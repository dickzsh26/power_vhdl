==> flow/design.v <==
module pwm_bridge(
    output reg pwmA,
    output reg pwmB,
    input clk,rst_n,
    input protection,
    input [BIT_WIDTH-1:0]duty
); 
reg[BIT_WIDTH-1:0] counter; 
reg counter_direction; 
parameter init_direction = 0;
parameter BIT_WIDTH = 21;
parameter phase = 200;
parameter half_period = 200;
parameter deadtime = 10;
always@(posedge clk or negedge rst_n)
begin
    if(!rst_n) 
        begin
            pwmA<=1'b0;                     
            pwmB<=1'b0;                     
            counter <= phase;
            counter_direction <= init_direction;
        end
    else
    begin
        begin
            if(counter>=half_period-1'd1) counter_direction<=1'd1; 
            if(counter<=1'd1) counter_direction<=1'd0; 
            if(!counter_direction) counter<=counter+1'd1; 
            else counter<=counter-1'd1; 
        end
        begin
            if(counter>duty-deadtime) pwmA<=1'b0; 
            else pwmA<=protection?1'b0:1'b1; 
            if(counter>=duty+deadtime) pwmB<=protection?1'b0:1'b1; 
            else pwmB<=1'b0; 
        end
    end
end
endmodule
-- Tool chain data of pwm_bridge
Tool output for the design above, in the order of the flow.
Line numbers count from 1 in the design file above.
Library cell names are shortened.
A cell with n/a has no value.
- design top: pwm_bridge
- clock port: clk
- cell library: sky130hd
- library corner: tt_025C_1v80

-- Elaborated design
Yosys after proc, flatten, opt, wreduce and memory -nomap, before mapping. Memory bits, and registers merged into a memory's read port (data or address), are not among the register bits. Print and check cells are not counted. Equal cells are merged and count once.
- add/sub/neg operators at 4
- order comparisons at 4
- multiplexer cells at 6
- noted reductions and logical operators: 1
- operators with widths (cell ; count):
    greater-than comparator 21 x 32 -> 1 bit ; 1
    greater-or-equal comparator 21 x 22 -> 1 bit ; 1
    adder 21 x 4 -> 22 bit (second input constant) ; 1
    subtractor 21 x 4 -> 22 bit (second input constant) ; 1
    adder 21 x 1 -> 21 bit (second input constant) ; 1
    subtractor 21 x 1 -> 21 bit (second input constant) ; 1
    <= comparator 21 x 1 -> 1 bit (second input constant) ; 1
    greater-or-equal comparator 21 x 8 -> 1 bit (second input constant) ; 1
    2-to-1 mux 21 bit ; 1
    2-to-1 mux 1 bit ; 5
    nonzero test 2 bit ; 1
- noted register bits after elaboration: 24

-- Logic depth
Yosys ltp: most cells in a row. Word level: on the elaborated netlist, between registers, memories and ports. Mapped: between sequential cells and ports; inverters and the memories' decode and read muxes count.
- depth after elaboration at 3
- noted ABC_AREA: 0
- noted depth in mapped cells: 13
- noted gate-level depth less buffers: 12

-- Mapped cells and area
The flow's flattened synthesis, as Yosys stat reports it; memories are mapped. The netlist is that of the ABC_AREA named above (0 if unset); the other value can give another one.
- cell types (cell type ; count ; area in all (um2)):
    ha_1 ; 45 ; 563.04
    dfrtp_1 ; 21 ; 525.504
    xnor2_1 ; 28 ; 245.235
    xor2_1 ; 28 ; 245.235
    nor2_1 ; 29 ; 108.854
    a21oi_1 ; 18 ; 90.086
    nand2_1 ; 23 ; 86.333
    nand4_1 ; 13 ; 81.328
    dfstp_2 ; 3 ; 78.826
    nand3_1 ; 13 ; 65.062
    nor3_1 ; 12 ; 60.058
    o21ai_0 ; 11 ; 55.053
    clkbuf_1 ; 14 ; 52.55
    nor2b_1 ; 7 ; 43.792
    a21o_1 ; 5 ; 37.536
    nand2b_1 ; 6 ; 37.536
    and3b_1 ; 4 ; 35.034
    and3_1 ; 5 ; 31.28
Other cell types: 37; their cells: 70.
- noted cell count: 355
- synthesis area: 2996.6 um2
- sequential area: 604.3 um2
- mapped flip-flops at 24
- buffer cells: 18

-- Path before layout
OpenSTA on the mapped netlist: ideal clock, no wires. The path of least setup slack (recovery checks aside). Input and output delay are each 20% of the period. Register names are those of the netlist, which keeps one name where synthesis merged equal registers.
- path kind: in2reg
- from: input duty[5]
- to: register pwmA
- period at 3230 ps
- input delay at 646 ps
- arrival time at 3227 ps
- path slack at -84 ps
- delay of the path: 2668 ps
- stages on the path: 12
- synthesis period reached at 3314 ps
"delay of the path" = arrival - input delay + setup time.
"stages on the path" counts driving pins, that of a launching flip-flop among them; a cell with two outputs on the path counts twice.
"synthesis period reached" = period - worst setup slack (recovery checks aside). The figure is calculated, with input and output delays left at 20% of the set period.
The rows between start and end are the longest chain of elaborated cells between them; the timing report does not say that the signal goes this way. Where chains are equally long, one stands for them.
A line is the first line of the expression or statement that the cell stems from. Yosys adds cells for indexed reads and writes and turns some case tables into memories.
A register here has more assigning lines than the two given.
- path through: buf_6 -> or3_4 -> nand2b_4 -> or4_4 -> nor2_1 -> xnor2_1 -> ha_1 -> nand4_1 -> nor3_1 -> a21boi_0 -> or4_1 -> a211oi_2
- length of the longest elaborated chain: 3
- elaborated cells between the ends (all ways): 3
- source lines of those cells at 1
- those cells by class: add/sub (1); compare (1); mux (1)
- ends and longest elaborated chain, after synthesis (item ; line ; source):
    start: declaration ; 6 ; input [BIT_WIDTH-1:0]duty
    subtractor 21 x 4 -> 22 bit ; 33 ; if(counter>duty-deadtime) pwmA<=1'b0;
    greater-than comparator 21 x 32 -> 1 bit ; 33 ;
    2-to-1 mux 1 bit ; 33 ;
    end: assignment ; 33 ;
    end: assignment ; 34 ; else pwmA<=protection?1'b0:1'b1;
    end: declaration ; 2 ; output reg pwmA,

-- Path in the finished layout
Path of least setup slack in the final report of record 1 (OpenROAD, finished layout, wires in). Where an end is a register, its clock arrival counts in the times.
The report prints the path's times to 10 ps; the period is as set.
- path kind: in2reg
- from: input duty[5]
- to: register pwmA
- period at 5110 ps
- input delay at 1020 ps
- arrival time at 4350 ps
- path slack at 960 ps
- stages on the path: 12
The rows between start and end are the longest chain of elaborated cells between them; the timing report does not say that the signal goes this way. Where chains are equally long, one stands for them.
A register here has more assigning lines than the two given.
- path through: clkdlybuf4s50_1 -> or3_4 -> nand2b_4 -> or4_4 -> nor2_1 -> xnor2_1 -> ha_1 -> nand4_1 -> nor3_1 -> a21boi_0 -> or4_1 -> a211oi_2
- length of the longest elaborated chain: 3
- elaborated cells between the ends (all ways): 3
- source lines of those cells at 1
- those cells by class: add/sub (1); compare (1); mux (1)
- ends and longest elaborated chain, post-layout (item ; line ; source):
    start: declaration ; 6 ; input [BIT_WIDTH-1:0]duty
    subtractor 21 x 4 -> 22 bit ; 33 ; if(counter>duty-deadtime) pwmA<=1'b0;
    greater-than comparator 21 x 32 -> 1 bit ; 33 ;
    2-to-1 mux 1 bit ; 33 ;
    end: assignment ; 33 ;
    end: assignment ; 34 ; else pwmA<=protection?1'b0:1'b1;
    end: declaration ; 2 ; output reg pwmA,

Module pwm_bridge, platform sky130hd: 2 stored runs of the flow (Yosys, OpenROAD) with differing settings, in no particular order. Input and output delays are each 20% of the period that was set; the output load is 0.01 pF.

Record 1

==> flow/run.sh <==
#!/bin/bash
# the make line also repeats the synthesis and layout settings of config.mk as NAME=value (left out here)
make -C /OpenROAD-flow-scripts/flow DESIGN_CONFIG=/design/flow/config.mk WORK_HOME=/design/flow/orfs CLKGATE_MAP_FILE= finish
==> flow/config.mk <==
export PLATFORM = sky130hd
export DESIGN_NAME = pwm_bridge
export DESIGN_NICKNAME = pwm_bridge
export VERILOG_FILES = /design/flow/design.v
export SDC_FILE = /design/flow/constraint.sdc
export NUM_CORES = 4
export LEC_CHECK = 0
export CAP_MARGIN = 20
export CELL_PAD_IN_SITES_DETAIL_PLACEMENT = 1
export CORE_MARGIN = 2
export CORE_UTILIZATION = 30
export PLACE_DENSITY_LB_ADDON = 0.21
export SLEW_MARGIN = 30
export TNS_END_PERCENT = 60
==> flow/constraint.sdc <==
create_clock -name core_clock -period 5.11 [get_ports {clk}]
set_input_delay 1.0220 -clock core_clock [delete_from_list [all_inputs] [get_ports {clk}]]
set_output_delay 1.0220 -clock core_clock [all_outputs]
set_load 0.01 [all_outputs]

Measured in record 1:
- noted the mapped cell area after synthesis: 2996.6 um2
- noted the overall die area: 10804.6 um2
- noted the utilization of the finished layout: 34.9%
- worst setup slack after layout: 958 ps
- noted the final worst hold slack: 568 ps

Record 2

==> flow/run.sh <==
#!/bin/bash
# the make line also repeats the synthesis and layout settings of config.mk as NAME=value (left out here)
make -C /OpenROAD-flow-scripts/flow DESIGN_CONFIG=/design/flow/config.mk WORK_HOME=/design/flow/orfs CLKGATE_MAP_FILE= finish
==> flow/config.mk <==
export PLATFORM = sky130hd
export DESIGN_NAME = pwm_bridge
export DESIGN_NICKNAME = pwm_bridge
export VERILOG_FILES = /design/flow/design.v
export SDC_FILE = /design/flow/constraint.sdc
export NUM_CORES = 4
export LEC_CHECK = 0
export CAP_MARGIN = 20
export CORE_ASPECT_RATIO = 0.9
export CORE_MARGIN = 2
export CORE_UTILIZATION = 60
export CTS_CLUSTER_DIAMETER = 84
export CTS_CLUSTER_SIZE = 64
export GPL_TIMING_DRIVEN = 1
export PLACE_DENSITY = 0.7
export SLEW_MARGIN = 20
==> flow/constraint.sdc <==
create_clock -name core_clock -period 4.81 [get_ports {clk}]
set_input_delay 0.9620 -clock core_clock [delete_from_list [all_inputs] [get_ports {clk}]]
set_output_delay 0.9620 -clock core_clock [all_outputs]
set_load 0.01 [all_outputs]

Measured in record 2:
- noted the mapped cell area after synthesis: 2996.6 um2
- noted the overall die area: 5576.7 um2
- noted the utilization of the finished layout: 67.9%
- worst setup slack after layout: 747 ps
- noted the final worst hold slack: 575 ps
