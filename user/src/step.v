==> flow/design.v <==
module step_val(
    input clk,rst_n,
    output reg[BIT_WIDTH-1:0] out
);
parameter BIT_WIDTH = 21;
parameter CNT_WIDTH = 31;
parameter [BIT_WIDTH-1:0] INITIAL_VAL = 20;
parameter [BIT_WIDTH-1:0] FINAL_VAL = 100;
parameter [CNT_WIDTH-1:0] STEP_TIME = 100;
reg [CNT_WIDTH-1:0]step_cnt;
reg [2:0] state;
reg [2:0] state_next;
wire counter_done = (step_cnt == STEP_TIME);
always @(posedge clk or negedge rst_n)begin
    if(!rst_n)begin
        step_cnt <= 0;
    end
    else
        step_cnt <= counter_done?step_cnt:(step_cnt+1);
end
always @(posedge clk or negedge rst_n)begin
    if(!rst_n)begin
        out <= INITIAL_VAL;
    end
    else begin
        if(counter_done)
            out <= FINAL_VAL;
        else
            out <= out;
    end
end
endmodule
From RTL to reports: step_val
What the tools print for step_val, step after step.
Line numbers count from 1 in the design file above.
Cell names lack the library's common part.
Not given: n/a
- top module: step_val
- clock port: clk
- library: sky130hd
- library corner: tt_025C_1v80

Elaborated design
Source: Yosys, flattened and elaborated, memories not mapped. Widths are those after wreduce; folded enables and synchronous resets count as part of the registers. Registers that Yosys merges into a memory's read port (data or address) are not register bits. Print and check cells do not count. Equal cells are merged and count once.
- noted $add $sub $neg: 1
- eq/ne operators: 1
- operators by type and width (operator ; number):
    31-bit by 1-bit adder with 31-bit output with constant B ; 1
    31-bit by 7-bit equality test with 1-bit output with constant B ; 1
- flip-flop bits (word level) at 33
- input bits: 2
- output and inout bits: 21
- elaborated cells: 4

Longest topological paths
Depth = most cells in a row (Yosys ltp): at word level without a register or memory, in the mapped netlist without a sequential cell, where the memories' decode and read muxes count.
- depth after elaboration: 1
- noted ABC_AREA: 0
- noted depth in mapped cells: 7
- depth with buffers taken out at 7

Synthesis result
Source: synth_stat.txt of the flow (Yosys; design flattened, memories mapped). It holds for the ABC_AREA given above (unset counts as 0); a run with the other value may have another netlist.
- cell types (cell ; number ; area in all (µm²)):
    dfrtp_1 ; 32 ; 800.768
    xnor2_1 ; 22 ; 192.685
    buf_4 ; 19 ; 142.637
    xor2_1 ; 8 ; 70.067
    nand3_1 ; 13 ; 65.062
    nand2_1 ; 14 ; 52.55
    nor4_1 ; 5 ; 31.28
    dfstp_2 ; 1 ; 26.275
    nor2_1 ; 7 ; 26.275
    and3_1 ; 4 ; 25.024
    ha_1 ; 2 ; 25.024
    nand4_1 ; 4 ; 25.024
    nor4_2 ; 2 ; 25.024
    nand4_4 ; 1 ; 21.27
    nor4_4 ; 1 ; 21.27
    nand3_4 ; 1 ; 17.517
    nor4b_1 ; 2 ; 17.517
    nor3_1 ; 3 ; 15.014
Other cell types: 12; their cells: 14.
- mapped cells: 155
- noted cell area after synthesis: 1699.1 µm²
- sequential area: 827.0 µm²
- noted flip-flop cells: 33
- buffers: 19

Worst setup path after synthesis
OpenSTA on the mapped netlist: ideal clock, no wires. The path of least setup slack (recovery checks aside). Input and output delay are each 20% of the period. Register names are those of the netlist, which keeps one name where synthesis merged equal registers.
- kind: reg-to-reg
- from: register step_cnt[0]
- to: register step_cnt[1]
- clock period at 2.54 ns
- noted library setup time: 0.125 ns
- noted time at the first pin: 0.000 ns
- noted arrival time: 1.799 ns
- data required time: 2.415 ns
- slack: 0.617 ns
- delay of the path at 1.924 ns
- stages on the path at 7
- buffers on the path: 0
- period reached after synthesis: 1.923 ns
"delay of the path" is the arrival time less input delay plus setup time.
"stages on the path": output pins that drive a net of the path, with the launching flip-flop's if there is one; two outputs of one cell count as two.
"period reached after synthesis" is the clock period less the worst setup slack; recovery checks do not enter. This is arithmetic on one report: input and output delays are still those of the set period (20% each).
The rows between start and end are the longest chain of elaborated cells between them; the timing report does not say that the signal goes this way. Where chains are equally long, one stands for them.
A line is the first line of the expression or statement that the cell stems from. Yosys adds cells for indexed reads and writes and turns some case tables into memories.
- cells stage by stage: dfrtp_1 > inv_1 > ha_1 > nor4b_1 > nand4_1 > nor4_4 > mux2_2
- noted length of the longest elaborated chain: 1
- elaborated cells between the ends (all ways): 2
- source lines of those cells: 2
- those cells by class: 1 x add/sub; 1 x eq/ne
- ends and longest elaborated chain, post-synthesis (item ; RTL line ; text):
    start: declaration ; 10 ; reg [CNT_WIDTH-1:0]step_cnt;
    start: assignment ; 16 ; step_cnt <= 0;
    start: assignment ; 19 ; step_cnt <= counter_done?step_cnt:(step_cnt+1);
    31-bit by 1-bit adder with 31-bit output ; 19 ;
    end: assignment ; 16 ;
    end: assignment ; 19 ;
    end: declaration ; 10 ;

Worst path after layout
From the final timing report of stored run 1: the path of least setup slack in the routed layout; clock arrival at registers is part of the times.
- kind: reg-to-reg
- from: register step_cnt[0]
- to: register step_cnt[1]
- clock period at 3.13 ns
- noted library setup time: 0.11 ns
- noted time at the first pin: 0.34 ns
- noted arrival time: 2.59 ns
- data required time: 3.35 ns
- slack: 0.76 ns
- stages on the path at 7
- buffers on the path: 0
The rows between start and end are the longest chain of elaborated cells between them; the timing report does not say that the signal goes this way. Where chains are equally long, one stands for them.
- cells stage by stage: dfrtp_1 > inv_1 > ha_1 > nor4b_1 > nand4_1 > nor4_4 > mux2_2
- noted length of the longest elaborated chain: 1
- elaborated cells between the ends (all ways): 2
- source lines of those cells: 2
- those cells by class: 1 x add/sub; 1 x eq/ne
- ends and longest elaborated chain, after layout (item ; RTL line ; text):
    start: declaration ; 10 ; reg [CNT_WIDTH-1:0]step_cnt;
    start: assignment ; 16 ; step_cnt <= 0;
    start: assignment ; 19 ; step_cnt <= counter_done?step_cnt:(step_cnt+1);
    31-bit by 1-bit adder with 31-bit output ; 19 ;
    end: assignment ; 16 ;
    end: assignment ; 19 ;
    end: declaration ; 10 ;

step_val through Yosys and OpenROAD on sky130hd: 2 stored runs, unordered, with their settings and measured results. The constraints put input and output delay at 20% of the set period each and load the outputs with 0.01 pF.
"clock period achieved" is the run's clock period less its worst setup slack. It is reckoned from that one timing run; input and output delays stay at 20% of the period that was set.
By "worst setup path time" is meant the share of the clock period that the worst setup path is allowed (20% is reserved at inputs, 20% at outputs), minus its slack. Clock arrival times at its registers enter into it.
By "total power after layout" is meant OpenSTA's value without simulated activity: inputs other than the clock are taken to toggle once in ten clock periods, and the tool carries that through the logic.

Stored run 1
Settings were period_ns = 3.13; CORE_UTILIZATION = 66; PLACE_DENSITY_LB_ADDON = 0.25; CORE_MARGIN = 6; CELL_PAD_IN_SITES_DETAIL_PLACEMENT = 1; GPL_TIMING_DRIVEN = 1; GPL_ROUTABILITY_DRIVEN = 0; CTS_CLUSTER_DIAMETER = 353; CAP_MARGIN = 0; SLEW_MARGIN = 10
- area of the synthesized netlist: 1699.1 µm²
- die size at 3936.3 µm²
- noted the standard-cell area after layout: 1747.9 µm²
- utilization of the finished layout: 75.4 %
- noted the worst slack on setup checks: 0.761 ns
- total negative slack at 0.000 ns
- final worst hold slack: 0.501 ns
- total power after layout: 0.6783 mW
- clock period achieved at 2.369 ns
- worst setup path time: 2.37 ns
- class of the worst setup path: reg-to-reg

Stored run 2
Settings were period_ns = 2.22; CORE_UTILIZATION = 39; PLACE_DENSITY_LB_ADDON = 0.05; CORE_MARGIN = 9; CELL_PAD_IN_SITES_GLOBAL_PLACEMENT = 1; CELL_PAD_IN_SITES_DETAIL_PLACEMENT = 2; TNS_END_PERCENT = 35; ABC_AREA = 0; GPL_ROUTABILITY_DRIVEN = 0; CTS_CLUSTER_SIZE = 52; CTS_CLUSTER_DIAMETER = 179; SLEW_MARGIN = 25; CAP_MARGIN = 20
- area of the synthesized netlist: 1699.1 µm²
- die size at 7056.8 µm²
- noted the standard-cell area after layout: 1845.5 µm²
- utilization of the finished layout: 44.8 %
- noted the worst slack on setup checks: 0.262 ns
- total negative slack at 0.000 ns
- final worst hold slack: 0.491 ns
- total power after layout: 1.108 mW
- clock period achieved at 1.958 ns
- worst setup path time: 1.96 ns
- class of the worst setup path: reg-to-reg
